==> flow/design.v <==
module ps2_mouse_driver (
    input clk,               
    input reset,             
    input ps2_clk,           
    input ps2_data,          
    output reg [11:0] x_pos,  
    output reg [11:0] y_pos,  
    output reg [31:0] seg_data,  
    output reg left_btn,     
    output reg right_btn     
);
    localparam MAX_X = 12'd639;  
    localparam MAX_Y = 12'd479;   
    localparam INIT_X = 12'd320;  
    localparam INIT_Y = 12'd240;   
    wire [31:0] record;  
    wire finished;  
    ps2_recorder recorder (
        .clk(clk),
        .reset(reset),
        .ps2_clk(ps2_clk),
        .ps2_data(ps2_data),
        .record(record),
        .finished(finished)
    );
    reg prev_finished;  
    always @(posedge clk or posedge reset) begin
        if (reset) begin
            x_pos <= INIT_X;
            y_pos <= INIT_Y;
            left_btn <= 0;
            right_btn <= 0;
            prev_finished <= 0;
        end else begin
            if (finished && !prev_finished) begin
                left_btn <= record[16];           
                right_btn <= record[17];          
                if (x_pos + $signed({{4{record[15]}}, record[15:8]}) > MAX_X && record[15] == 0) begin
                    x_pos <= MAX_X;  
                end else if (x_pos + $signed({{4{record[15]}}, record[15:8]}) > MAX_X && record[15] == 1) begin
                    x_pos <= 0;  
                end else begin
                    x_pos <= x_pos + $signed({{4{record[15]}}, record[15:8]});
                end
                if (y_pos + $signed({{4{record[7]}}, record[7:0]}) > MAX_Y && record[7] == 0) begin
                    y_pos <= MAX_Y;  
                end else if (y_pos + $signed({{4{record[7]}}, record[7:0]}) > MAX_Y && record[7] == 1) begin
                    y_pos <= 0;  
                end else begin
                    y_pos <= y_pos + $signed({{4{record[7]}}, record[7:0]});
                end
                if ($signed(x_pos) > MAX_X) x_pos <= MAX_X;
                if ($signed(y_pos) > MAX_Y) y_pos <= MAX_Y;
                if ($signed(x_pos) < 0) x_pos <= 0;
                if ($signed(y_pos) < 0) y_pos <= 0;
            end
            prev_finished <= finished;  
        end
    end
endmodule
module ps2_recorder (
    input clk,
    input reset,
    input ps2_clk,
    input ps2_data,
    output reg [31:0] record,
    output wire finished
);
    reg [1:0] sync_reg;       
    reg [10:0] shift_reg;     
    reg [3:0] bit_count;       
    wire ps2_clk_falling;     
    reg [2:0] count = 0;          
    assign finished = (count == 3'b011);  
    always @(posedge clk or posedge reset) begin
        if (reset)
            sync_reg <= 2'b11;
        else
            sync_reg <= {sync_reg[0], ps2_clk};
    end
    assign ps2_clk_falling = (sync_reg == 2'b10);
    always @(posedge clk or posedge reset) begin
        if (reset) begin
            bit_count <= 0;
            shift_reg <= 11'h7FF;
            record <= 0;
        end
        else if (ps2_clk_falling) begin   
            shift_reg <= {ps2_data, shift_reg[10:1]};
            if (bit_count == 4'd10) begin   
                bit_count <= 0;             
                record <= {record[23:0], shift_reg[9:2]};
                if (count < 3'b011) begin
                    count <= count + 1;
                end else begin
                    count <= 1;
                end
            end
            else begin
                bit_count <= bit_count + 1;  
            end
        end
    end
endmodule
Reports on ps2_mouse_driver
What the tools print for ps2_mouse_driver, step after step.
Lines are those of the file above, counted from 1.
Operators carry their Yosys type and port widths (W data, S select, Z words).
Library cell names are shortened.
{ "setup": {"design": "ps2_mouse_driver", "clock": "clk", "lib": "sky130hd", "corner": "tt_025C_1v80"} }

After elaboration
Counts by Yosys on the flattened word-level netlist (proc, flatten, opt, wreduce; memories kept). Register bits leave out memories and registers merged into their read ports (data or address); mux counts leave out enables and synchronous resets folded into registers. Print and check cells are left out. Cells with the same type and inputs are merged into one.
{ "bits": {"elab_cells": 44, "ff_bits": 65, "output_inout_bits": 58} }
{ "classes": {"cmp": 7, "muxes": 9, "equal": 3, "n_addsub": 4, "n_logic": 3, "reduce_logical": 8} }
{ "op_table": {"columns": ["operator", "n"], "rows": [
  ["$mux W12", 8],
  ["$lt A12 B1 Y1 const B", 2],
  ["$gt A12 B10 Y1 const B", 2],
  ["$add A12 B12 Y12", 2],
  ["$gt A12 B9 Y1 const B", 2],
  ["$logic_and A1 B1 Y1", 5],
  ["$add A4 B1 Y4 const B", 1],
  ["$eq A4 B4 Y1 const B", 1],
  ["$mux W4", 1],
  ["$not A1 Y1", 3],
  ["$add A3 B1 Y3 const B", 1],
  ["$lt A3 B2 Y1 const B", 1],
  ["$eq A3 B2 Y1 const B", 1],
  ["$reduce_and A3 Y1", 1],
  ["$eq A2 B2 Y1 const B", 1],
  ["$reduce_and A2 Y1", 1],
  ["$logic_not A1 Y1", 1]
]} }

Longest topological paths
Longest topological path by Yosys (ltp), each cell counted once; first at word level (registers and memories cut), then after technology mapping (sequential cells cut; the memories' decode and read muxes count).
{ "depth": {"ltp_word": 7, "ABC_AREA": 1, "ltp_mapped": 17} }

Synthesis result
The flow's flattened synthesis, as Yosys stat reports it; memories are mapped. The netlist is that of the ABC_AREA named above (0 if unset); the other value can give another one.
{ "mapped": {"ffs": 63, "cell_count": 591, "seq_area_um2": 1612.8, "area_um2": 4291.6} }
{ "types": {"columns": ["cell", "n"], "rows": [
  ["dfrtp_1", 43],
  ["nand2_1", 222],
  ["dfstp_2", 17],
  ["ha_1", 24],
  ["inv_1", 73],
  ["buf_4", 32],
  ["nand3_1", 39],
  ["nor2_1", 33],
  ["nand4_1", 16],
  ["o21ai_0", 19],
  ["edfxtp_1", 3],
  ["xnor2_1", 8],
  ["a21oi_1", 12],
  ["nand2_2", 8],
  ["fa_1", 2],
  ["nand3_4", 2],
  ["nand3_2", 3],
  ["clkbuf_1", 7]
]} }
Not listed: further types 14, cells in them 28.

Worst setup path after synthesis
Source: OpenSTA report_checks on the synthesized netlist (no wires, ideal clock, input and output delay 20% of the period each), path of least setup slack; recovery checks are left aside. Register names are those of the netlist, which keeps one name where synthesis merged equal registers.
{ "synth_timing": {"path_type": "register to register", "start": "register y_pos[0]", "end": "register y_pos[3]", "delay_ns": 2.097, "setup_time_ns": 0.118, "period_ns": 2.95, "arrival_ns": 1.979, "required_ns": 2.832, "path_slack_ns": 0.853, "t_first_pin_ns": 0.000, "path_stages": 15, "synth_period_reached_ns": 2.097} }
"delay_ns" = arrival - input delay + setup time.
"path_stages": output pins that drive a net of the path, with the launching flip-flop's if there is one; two outputs of one cell count as two.
"synth_period_reached_ns" = period - worst setup slack (recovery checks aside). The figure is calculated, with input and output delays left at 20% of the set period.
Between the ends stands the longest chain of elaborated cells between them, by number of cells; it is not shown to be the way that was timed. Of several equally long chains one is given.
Each line given opens the expression or statement behind the cell; cells for indexed reads and writes are added by Yosys, which also makes memories of some case tables.
At most two assigning lines are given for a register; there are more.
{ "synth_via": {"path_cell_list": "dfrtp_1 ha_1 fa_1 nand3_1 nand3_1 nand2_1 nand2_1 nand2_1 nand2_1 inv_1 nor2_4 nor2_4 nand3_1 nand3_1 nand2_1", "elab_chain_cells": 7} }
{ "synth_rtl": {"columns": ["element", "line_no", "text"], "rows": [
  ["start: declaration", 7, "output reg [11:0] y_pos,"],
  ["start: assignment", 30, "y_pos <= INIT_Y;"],
  ["start: assignment", 50, "y_pos <= y_pos + $signed({{4{record[7]}}, record[7:0]});"],
  ["$add A12 B12 Y12", 47, "end else if (y_pos + $signed({{4{record[7]}}, record[7:0]}) > MAX_Y && record[7] == 1) begin"],
  ["$gt A12 B9 Y1", 47, null],
  ["$logic_and A1 B1 Y1", 47, null],
  ["$mux W12", 47, null],
  ["$mux W12", 45, "if (y_pos + $signed({{4{record[7]}}, record[7:0]}) > MAX_Y && record[7] == 0) begin"],
  ["$mux W12", 53, "if ($signed(y_pos) > MAX_Y) y_pos <= MAX_Y;"],
  ["$mux W12", 55, "if ($signed(y_pos) < 0) y_pos <= 0;"],
  ["end: assignment", 50, null],
  ["end: assignment", 55, null],
  ["end: declaration", 7, null]
]} }

Timing after layout
From the final timing report of job 1: the path of least setup slack in the routed layout; clock arrival at registers is part of the times.
{ "layout_timing": {"path_type": "register to register", "start": "register x_pos[0]", "end": "register x_pos[5]", "required_ns": 3.82, "path_slack_ns": 1.01, "period_ns": 3.61, "path_stages": 17, "arrival_ns": 2.82, "setup_time_ns": 0.11, "t_first_pin_ns": 0.33} }
Between the ends stands the longest chain of elaborated cells between them, by number of cells; it is not shown to be the way that was timed. Of several equally long chains one is given.
At most two assigning lines are given for a register; there are more.
{ "layout_via": {"path_cell_list": "dfrtp_1 ha_1 fa_1 nand3_1 nand3_2 nand2_1 nand2_1 nand2_1 nand2_1 nand2_2 nand2_4 nand3_4 nand2_4 nand2_1 nand2_1 nand2_1 nand2_1", "elab_chain_cells": 7} }
{ "layout_rtl": {"columns": ["element", "line_no", "text"], "rows": [
  ["start: declaration", 6, "output reg [11:0] x_pos,"],
  ["start: assignment", 29, "x_pos <= INIT_X;"],
  ["start: assignment", 43, "x_pos <= x_pos + $signed({{4{record[15]}}, record[15:8]});"],
  ["$add A12 B12 Y12", 40, "end else if (x_pos + $signed({{4{record[15]}}, record[15:8]}) > MAX_X && record[15] == 1) begin"],
  ["$gt A12 B10 Y1", 40, null],
  ["$logic_and A1 B1 Y1", 40, null],
  ["$mux W12", 40, null],
  ["$mux W12", 38, "if (x_pos + $signed({{4{record[15]}}, record[15:8]}) > MAX_X && record[15] == 0) begin"],
  ["$mux W12", 52, "if ($signed(x_pos) > MAX_X) x_pos <= MAX_X;"],
  ["$mux W12", 54, "if ($signed(x_pos) < 0) x_pos <= 0;"],
  ["end: assignment", 43, null],
  ["end: assignment", 54, null],
  ["end: declaration", 6, null]
]} }

Ticket comment

Flow measurements of ps2_mouse_driver on sky130hd: 2 stored runs with different settings, listed in no order. Input and output delays are each 20% of the period that was set; the output load is 0.01 pF.
By "achieved clock period (ns)" is meant the clock period of the run minus its worst setup slack. This is arithmetic on one report: input and output delays are still those of the set period (20% each).
"worst setup path time (ns)": the worst setup path's part of the clock period (all of it between registers, 20% less for each end at a port) less its slack. A launch clock that arrives late makes it longer, a capture clock that arrives late makes it shorter.
"finish__power__total" is the tool's figure for a default switching activity; nothing was simulated.

settings of job 1
{
  "period_ns": 3.61,
  "CORE_UTILIZATION": 18,
  "PLACE_DENSITY_LB_ADDON": 0.01,
  "CORE_ASPECT_RATIO": 0.58,
  "CORE_MARGIN": 5,
  "CELL_PAD_IN_SITES_GLOBAL_PLACEMENT": 2,
  "CELL_PAD_IN_SITES_DETAIL_PLACEMENT": 0,
  "ABC_AREA": 1,
  "GPL_TIMING_DRIVEN": 1,
  "CTS_CLUSTER_SIZE": 40,
  "CAP_MARGIN": 20,
  "SLEW_MARGIN": 20
}
report of job 1
yosys chip area after synthesis (um^2): 4291.6
finish__design__die__area: 27145.8
finish__design__instance__area__stdcell: 5144.9
finish__design__instance__utilization: 0.2173
finish__timing__setup__ws: 1.007
finish__timing__setup__tns: 0.000
finish__timing__hold__ws: 0.367
finish__power__total: 3.321e-03
achieved clock period (ns): 2.603
worst setup path time (ns): 2.60
worst setup path kind: register to register

settings of job 2
{
  "period_ns": 3.63,
  "CORE_UTILIZATION": 63,
  "SETUP_SLACK_MARGIN": 0.9,
  "PLACE_DENSITY_LB_ADDON": 0.29,
  "HOLD_SLACK_MARGIN": 0.11,
  "CELL_PAD_IN_SITES_DETAIL_PLACEMENT": 1,
  "GPL_TIMING_DRIVEN": 0,
  "GPL_ROUTABILITY_DRIVEN": 0,
  "CTS_CLUSTER_DIAMETER": 148,
  "CAP_MARGIN": 40,
  "CORE_MARGIN": 2,
  "SLEW_MARGIN": 20
}
report of job 2: did not finish, cts, DPL-0033
